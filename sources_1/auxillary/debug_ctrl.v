==> flow/design.v <==
`timescale 1ns / 1ps
module debug_ctrl (
    input clk, rst,
    input debug_clk,
    input wire en,
    input wire [31:0] debug_data,
    input wire [31:0] I0,
    input wire [31:0] I1,
    input wire [31:0] I2,
    input wire [31:0] I3,
    input wire uart_busy,
    output wire [4:0] debug_addr,
    output wire [7:0] sim_uart_char,
    output wire sim_uart_char_valid
);
    localparam STR_X = "x";
    localparam STR_PC = "WB_PC  ";
    localparam STR_INST = "WB_INST";
    localparam STR_CUST0 = "CUSTOM0"; 
    localparam STR_CUST1 = "CUSTOM1";
    localparam STR_COLON = "=0x";
    localparam BEAT_REG = 15;  
    localparam NUM_REG = 32; 
    localparam BEAT_CUST = 19;   
    localparam NUM_CUST_SIG = 3;  
    wire [31:0] cust_sig_list [0:31];
    assign cust_sig_list[0] = I0;
    assign cust_sig_list[1] = I1;
    assign cust_sig_list[2] = I2;
    assign cust_sig_list[3] = I3;
    wire[55:0] cust_name_list [0:31];
    assign cust_name_list[0] = "CDB_PC ";
    assign cust_name_list[1] = "CDB_DAT";
    assign cust_name_list[2] = "CLK_CNT";
    assign cust_name_list[3] = "MEMDATA";
    reg[4:0] cust_counter;   
    localparam CNT_REG = NUM_REG-1;
    localparam CNT_CUST = NUM_CUST_SIG - 1;
    localparam LINE_SZ = 4;
    localparam sIDLE = 2'b00;
    localparam sREG = 2'b01;   
    localparam sCUST = 2'b10;  
    wire[7:0] ascii_char [0:7];  
    wire[63:0] ascii_buffer;
    wire[20*8-1:0] str_buffer;  
    wire[7:0] char_array [0:BEAT_CUST];
    reg[1:0] state;
    reg[4:0] reg_counter;
    reg[4:0] beat_counter;
    reg[3:0] line_counter;
    reg start;  
    reg done;   
    wire reg_cnt_full = reg_counter == CNT_REG;
    wire reg_beat_full = beat_counter == BEAT_REG;
    wire cust_cnt_full = cust_counter == CNT_CUST;
    wire cust_beat_full = beat_counter == BEAT_CUST;
    wire reg_beat_done = reg_beat_full && sim_uart_char_valid;
    wire cust_beat_done = cust_beat_full && sim_uart_char_valid;
    wire reg_trans_done = reg_cnt_full && reg_beat_done;
    wire cust_trans_done = cust_cnt_full && cust_beat_done;
    always@(posedge clk) begin
        if(rst) begin
            start <= 0;
            done <= 0;
        end else begin
            if (debug_clk && done==0 && en) begin
                start <= 1;
                done <= 1;
            end else if (done==1) begin
                start <= 0;
                done <= debug_clk ? done : 0;
            end
        end
    end
    always@(posedge clk) begin
        if(rst) begin
            state <= sIDLE;
        end else begin
            if (start) begin 
                if(state == sIDLE)begin
                    state <= sREG;
                end      
            end else begin
                case(state)
                    sREG: begin
                        state <= reg_trans_done ? sCUST : state;
                    end
                    sCUST: begin
                        state <= cust_trans_done ? sIDLE : state; 
                    end
                    default: begin
                        state <= state;
                    end
                endcase 
            end
        end
    end
    always@(posedge clk) begin
        if(rst) begin
            reg_counter <= 5'd1;
            beat_counter <= 5'd0;
            cust_counter <= 0;
            line_counter <= 0;
        end else begin 
            case(state)
                sREG: begin
                    reg_counter <= reg_beat_done ? 
                                   reg_cnt_full ? 5'd1 : reg_counter + 1 
                                   : reg_counter;
                    beat_counter <= reg_beat_done ? 0 :
                                   uart_busy ? beat_counter : beat_counter + 1;
                    line_counter <= reg_beat_done ? 
                                    line_counter == LINE_SZ - 1 ? 0 : line_counter + 1
                                    : line_counter;
                end 
                sCUST: begin
                    cust_counter <= cust_beat_done ? 
                                  cust_cnt_full ? 0 : cust_counter + 1 
                                  : cust_counter;
                    beat_counter <= cust_beat_done ? 0 :
                                   uart_busy ? beat_counter : beat_counter + 1;
                    line_counter <= cust_beat_done ? 
                                    line_counter == LINE_SZ - 1 ? 0 : line_counter + 1 : 
                                    cust_cnt_full ? 0 : line_counter;
                end
                default: begin
                    reg_counter <= 5'd1;
                    beat_counter <= 5'd0;
                    cust_counter <= 0;
                    line_counter <= 0;
                end
            endcase
        end
    end
    assign debug_addr = reg_counter;
    wire[31:0] sig_cust = cust_sig_list[cust_counter];  
    wire[31:0] debug_sig = state == sREG ? debug_data :
                           state == sCUST ? sig_cust : 0;
    wire[23:0] reg_name = {STR_X, num2str_dec(reg_counter)};   
    wire[55:0] cust_name = cust_name_list[cust_counter];       
    genvar i;
    generate for(i = 0; i < 8; i = i + 1)
    	begin : ascii_enc
    		assign ascii_char[i] = { num2str_hex(debug_sig[4*i+3 : 4*i]) };
    	end
    endgenerate
    wire [15:0] split = line_counter == LINE_SZ - 1 || cust_cnt_full ? {"\n",8'h0d} : {"  "};
    assign ascii_buffer = {ascii_char[7],ascii_char[6],ascii_char[5],ascii_char[4],
                           ascii_char[3],ascii_char[2],ascii_char[1],ascii_char[0]};
    assign str_buffer = state == sREG ? {reg_name, STR_COLON, ascii_buffer, split, 32'd0}:
                        state == sCUST  ? {cust_name, STR_COLON, ascii_buffer, split} : 0;
    generate for(i = 0; i < 20; i = i + 1)
    	begin : buffer2array
    		assign char_array[i] = str_buffer[(BEAT_CUST-i)*8+7:(BEAT_CUST-i)*8];
    	end
    endgenerate
    assign sim_uart_char = char_array[beat_counter];
    assign sim_uart_char_valid = (state != sIDLE) & (~uart_busy);
    function [7:0] num2str_hex;
		input [3:0] number;
		begin
			if (number < 10)
				num2str_hex = "0" + number;
			else
				num2str_hex = "A" - 10 + number;
		end
	endfunction
    function [15:0] num2str_dec;
		input [5:0] number;
		begin
			if (number < 10)
				num2str_dec = {"0","0" + number};
            else if (number < 20)
                num2str_dec = {"1","0" + (number - 5'd10)};
            else if (number < 30)
                num2str_dec = {"2","0" + (number - 5'd20)};
			else
				num2str_dec = {"3","0" + (number - 5'd30)};
		end
	endfunction
endmodule
== Tool chain data of debug_ctrl ==
Tool output for the design above, in the order of the flow.
Line numbers count from 1 in the design file above.
Operators: Yosys type, input widths -> output width; for muxes data width and select width s.
Cell names lack the library's common part.
A cell with - has no value.

* Top: debug_ctrl
* Clock input: clk
* Standard-cell library: sky130hd
* Library corner: tt_025C_1v80

== After elaboration ==
Source: Yosys, flattened and elaborated, memories not mapped. Widths are those after wreduce. Registers that Yosys merges into a memory's read port (data or address) are not register bits. Print and check cells do not count. Equal cells are merged and count once.

* $add $sub $neg: 27
* Order comparisons: 11
* Eq/ne operators: 60
* Mux-type cells: 44
* Bitwise gates (word level): 5
* Reduce/logical cells: 17

{| class="wikitable"
|+ Operators by type and width
! operator !! count
|-
| $pmux 56 s32 || 1
|-
| $pmux 32 s32 || 1
|-
| $mux 160 || 2
|-
| $pmux 8 s20 || 1
|-
| $add 6x4->7 const A || 16
|-
| $eq 5x5->1 const B || 21
|-
| $eq 5x4->1 const B || 16
|-
| $mux 32 || 2
|-
| $mux 7 || 8
|-
| $eq 5x3->1 const B || 8
|-
| $mux 5 || 7
|-
| $lt 4x4->1 const B || 8
|-
| $pmux 5 s2 || 3
|-
| $add 7x6->8 const A || 3
|-
| $eq 5x2->1 const B || 4
|-
| $mux 10 || 2
|-
| $mux 4 || 4
|-
| $add 5x1->5 const B || 3
|-
| $mux 14 || 1
|-
| $sub 5x5->6 const B || 2
|-
| $eq 5x1->1 const B || 2
|-
| $lt 5x5->1 const B || 2
|-
| $logic_not 5->1 || 2
|-
| $ne 3x3->1 const B || 3
|-
| $mux 9 || 1
|-
| $pmux 4 s2 || 1
|-
| $mux 2 || 4
|-
| $add 6x5->7 const A || 1
|}

Not listed: further kinds 19, cells in them 35.

* Register bits: 23
* Input port bits: 165
* Output and inout bits: 14
* Elaborated cells: 171

== Longest topological paths ==
Yosys ltp: most cells in a row. Word level: on the elaborated netlist, between registers, memories and ports. Mapped: between sequential cells and ports; inverters and the memories' decode and read muxes count.

* Depth after elaboration: 9
* ABC_AREA: 0
* Depth in mapped cells: 17
* Depth with buffers taken out: 14

== Netlist ==
Source: synth_stat.txt of the flow (Yosys; design flattened, memories mapped). It holds for the ABC_AREA given above (unset counts as 0); a run with the other value may have another netlist.

{| class="wikitable"
|+ Cell types
! type !! count !! total area (um^2)
|-
| dfxtp_1 || 23 || 460.442
|-
| ha_1 || 29 || 362.848
|-
| nand2_1 || 77 || 289.027
|-
| a21oi_1 || 53 || 265.254
|-
| a222oi_1 || 25 || 250.24
|-
| o21ai_0 || 50 || 250.24
|-
| nor2_1 || 54 || 202.694
|-
| clkbuf_1 || 52 || 195.187
|-
| nand3_1 || 30 || 150.144
|-
| a31oi_1 || 21 || 131.376
|-
| a22oi_1 || 16 || 120.115
|-
| o22ai_1 || 19 || 118.864
|-
| a311oi_1 || 12 || 105.101
|-
| nor4_1 || 16 || 100.096
|-
| o211ai_1 || 13 || 97.594
|-
| xnor2_1 || 11 || 96.342
|-
| and2_1 || 15 || 93.84
|-
| a221oi_1 || 10 || 87.584
|}

Other cell types: 59; their cells: 244.

* Standard cells after synthesis: 770
* Cell area after synthesis: 5,192.5 um^2
* Area of sequential cells: 460.4 um^2
* Flip-flop cells: 23
* Buffers: 67

== Timing after synthesis ==
Source: OpenSTA report_checks on the synthesized netlist (no wires, ideal clock, input and output delay 20% of the period each), path of least setup slack; recovery checks are left aside. Register names are those of the netlist, which keeps one name where synthesis merged equal registers.

* Path type: register to output
* From: register cust_counter[0]
* To: output port sim_uart_char[2]
* Clock period: 6.77 ns
* External output delay: 1.354 ns
* Time at the first pin: 0.000 ns
* Arrival time: 4.221 ns
* Required time: 5.416 ns
* Setup slack: 1.195 ns
* Delay of the path: 4.221 ns
* Stages: 18
* Path buffers: 3
* Period reached after synthesis: 5.575 ns

"delay of the path" = arrival - input delay + setup time.
At an output port there is no setup time.
"stages" counts driving pins, that of a launching flip-flop among them; a cell with two outputs on the path counts twice.
"period reached after synthesis" is the clock period less the worst setup slack; recovery checks do not enter. This is arithmetic on one report: input and output delays are still those of the set period (20% each).
The rows between start and end are the longest chain of elaborated cells between them; the timing report does not say that the signal goes this way. Where chains are equally long, one stands for them.
Each line given opens the expression or statement behind the cell; cells for indexed reads and writes are added by Yosys, which also makes memories of some case tables.
A register here has more assigning lines than the two given.

* Cell sequence: dfxtp_1 > inv_1 > ha_1 > clkbuf_1 > or3_1 > nand2_1 > clkbuf_1 > clkbuf_1 > a22oi_1 > a221oi_1 > inv_1 > ha_1 > nor2b_1 > and4_1 > or4_1 > or4_4 > o41ai_2 > a221oi_1
* Length of the longest elaborated chain: 9
* Elaborated cells on any way between the ends: 73
* Those cells by class: add/sub: 16; compare: 8; eq/ne: 31; mux: 16; reduce/logical: 2

{| class="wikitable"
|+ Ends and longest elaborated chain, after synthesis
! item !! line !! text
|-
| start: declaration || 36 || <nowiki>reg[4:0] cust_counter;</nowiki>
|-
| start: assignment || 102 || <nowiki>cust_counter <= 0;</nowiki>
|-
| start: assignment || 117 || <nowiki>cust_counter <= cust_beat_done ?</nowiki>
|-
| $eq 5x5->1 || 136 || <nowiki>wire[31:0] sig_cust = cust_sig_list[cust_counter];</nowiki>
|-
| $pmux 32 s32 || 136 ||
|-
| $mux 32 || 138 || <nowiki>state == sCUST ? sig_cust : 0;</nowiki>
|-
| $mux 32 || 137 || <nowiki>wire[31:0] debug_sig = state == sREG ? debug_data :</nowiki>
|-
| $add 6x4->7 || 165 || <nowiki>num2str_hex = "A" - 10 + number;</nowiki>
|-
| $mux 7 || 162 || <nowiki>if (number < 10)</nowiki>
|-
| $mux 160 || 151 || <nowiki>state == sCUST  ? {cust_name, STR_COLON, ascii_buffer, split} : 0;</nowiki>
|-
| $mux 160 || 150 || <nowiki>assign str_buffer = state == sREG ? {reg_name, STR_COLON, ascii_buffer, split, 32'd0}:</nowiki>
|-
| $pmux 8 s20 || 157 || <nowiki>assign sim_uart_char = char_array[beat_counter];</nowiki>
|-
| end: declaration || 13 || <nowiki>output wire [7:0] sim_uart_char,</nowiki>
|}

== Path in the finished layout ==
From the final timing report of entry B: the path of least setup slack in the routed layout; clock arrival at registers is part of the times.

* Path type: register to output
* From: register cust_counter[0]
* To: output port sim_uart_char[2]
* Clock period: 3.25 ns
* External output delay: 0.65 ns
* Time at the first pin: 0.26 ns
* Arrival time: 3.83 ns
* Required time: 2.60 ns
* Setup slack: -1.23 ns
* Stages: 17
* Path buffers: 2

The rows between start and end are the longest chain of elaborated cells between them; the timing report does not say that the signal goes this way. Where chains are equally long, one stands for them.
A register here has more assigning lines than the two given.

* Cell sequence: dfxtp_4 > inv_4 > ha_4 > or3_4 > nand2_4 > a22oi_2 > a221oi_2 > buf_4 > inv_4 > ha_4 > nor2b_1 > and4_1 > or4_1 > or4_4 > o41ai_4 > a221oi_2 > buf_2
* Length of the longest elaborated chain: 9
* Elaborated cells on any way between the ends: 73
* Those cells by class: add/sub: 16; compare: 8; eq/ne: 31; mux: 16; reduce/logical: 2

{| class="wikitable"
|+ Ends and longest elaborated chain, post-layout
! item !! line !! text
|-
| start: declaration || 36 || <nowiki>reg[4:0] cust_counter;</nowiki>
|-
| start: assignment || 102 || <nowiki>cust_counter <= 0;</nowiki>
|-
| start: assignment || 117 || <nowiki>cust_counter <= cust_beat_done ?</nowiki>
|-
| $eq 5x5->1 || 136 || <nowiki>wire[31:0] sig_cust = cust_sig_list[cust_counter];</nowiki>
|-
| $pmux 32 s32 || 136 ||
|-
| $mux 32 || 138 || <nowiki>state == sCUST ? sig_cust : 0;</nowiki>
|-
| $mux 32 || 137 || <nowiki>wire[31:0] debug_sig = state == sREG ? debug_data :</nowiki>
|-
| $add 6x4->7 || 165 || <nowiki>num2str_hex = "A" - 10 + number;</nowiki>
|-
| $mux 7 || 162 || <nowiki>if (number < 10)</nowiki>
|-
| $mux 160 || 151 || <nowiki>state == sCUST  ? {cust_name, STR_COLON, ascii_buffer, split} : 0;</nowiki>
|-
| $mux 160 || 150 || <nowiki>assign str_buffer = state == sREG ? {reg_name, STR_COLON, ascii_buffer, split, 32'd0}:</nowiki>
|-
| $pmux 8 s20 || 157 || <nowiki>assign sim_uart_char = char_array[beat_counter];</nowiki>
|-
| end: declaration || 13 || <nowiki>output wire [7:0] sim_uart_char,</nowiki>
|}

Memo
Re: implementation data of debug_ctrl

Measured results for debug_ctrl: 2 stored runs of the Yosys and OpenROAD flow on sky130hd. The settings differ; the order carries no meaning. The constraints put input and output delay at 20% of the set period each and load the outputs with 0.01 pF.
"time used up by the worst setup path" is the time allowed to the run's worst setup path (the clock period less input and output delay, where it has them) less its slack. Clock arrival times count: a late capture clock shortens it, a late launch clock lengthens it.

=== Entry A ===
{| class="wikitable"
! Setting !! Value
|-
| period_ns || 4.78
|-
| CORE_UTILIZATION || 70
|-
| PLACE_DENSITY || 0.73
|-
| CORE_MARGIN || 5
|-
| CELL_PAD_IN_SITES_GLOBAL_PLACEMENT || 1
|-
| TNS_END_PERCENT || 5
|-
| GPL_TIMING_DRIVEN || 1
|-
| GPL_ROUTABILITY_DRIVEN || 0
|-
| MAX_ROUTING_LAYER || met5
|-
| CAP_MARGIN || 20
|-
| SLEW_MARGIN || 20
|}
Incomplete, placement halted on GPL-0301.

=== Entry B ===
{| class="wikitable"
! Setting !! Value
|-
| period_ns || 3.25
|-
| CORE_UTILIZATION || 22
|-
| SETUP_SLACK_MARGIN || 0.24
|-
| PLACE_DENSITY_LB_ADDON || 0.05
|-
| CORE_MARGIN || 7
|-
| CELL_PAD_IN_SITES_GLOBAL_PLACEMENT || 0
|-
| TNS_END_PERCENT || 25
|-
| CAP_MARGIN || 30
|-
| SLEW_MARGIN || 40
|-
| MIN_ROUTING_LAYER || met1
|-
| MAX_ROUTING_LAYER || met4
|-
! Result !! Value
|-
| Lowest hold slack || 0.426 ns
|-
| Worst setup slack after layout || -1.226 ns
|-
| Std-cell area (final layout) || 9,638.0 um^2
|-
| Die footprint || 28,099.8 um^2
|-
| Mapped cell area after synthesis || 5,192.5 um^2
|-
| Time used up by the worst setup path || 3.83 ns
|-
| Worst path kind || register to output
|}
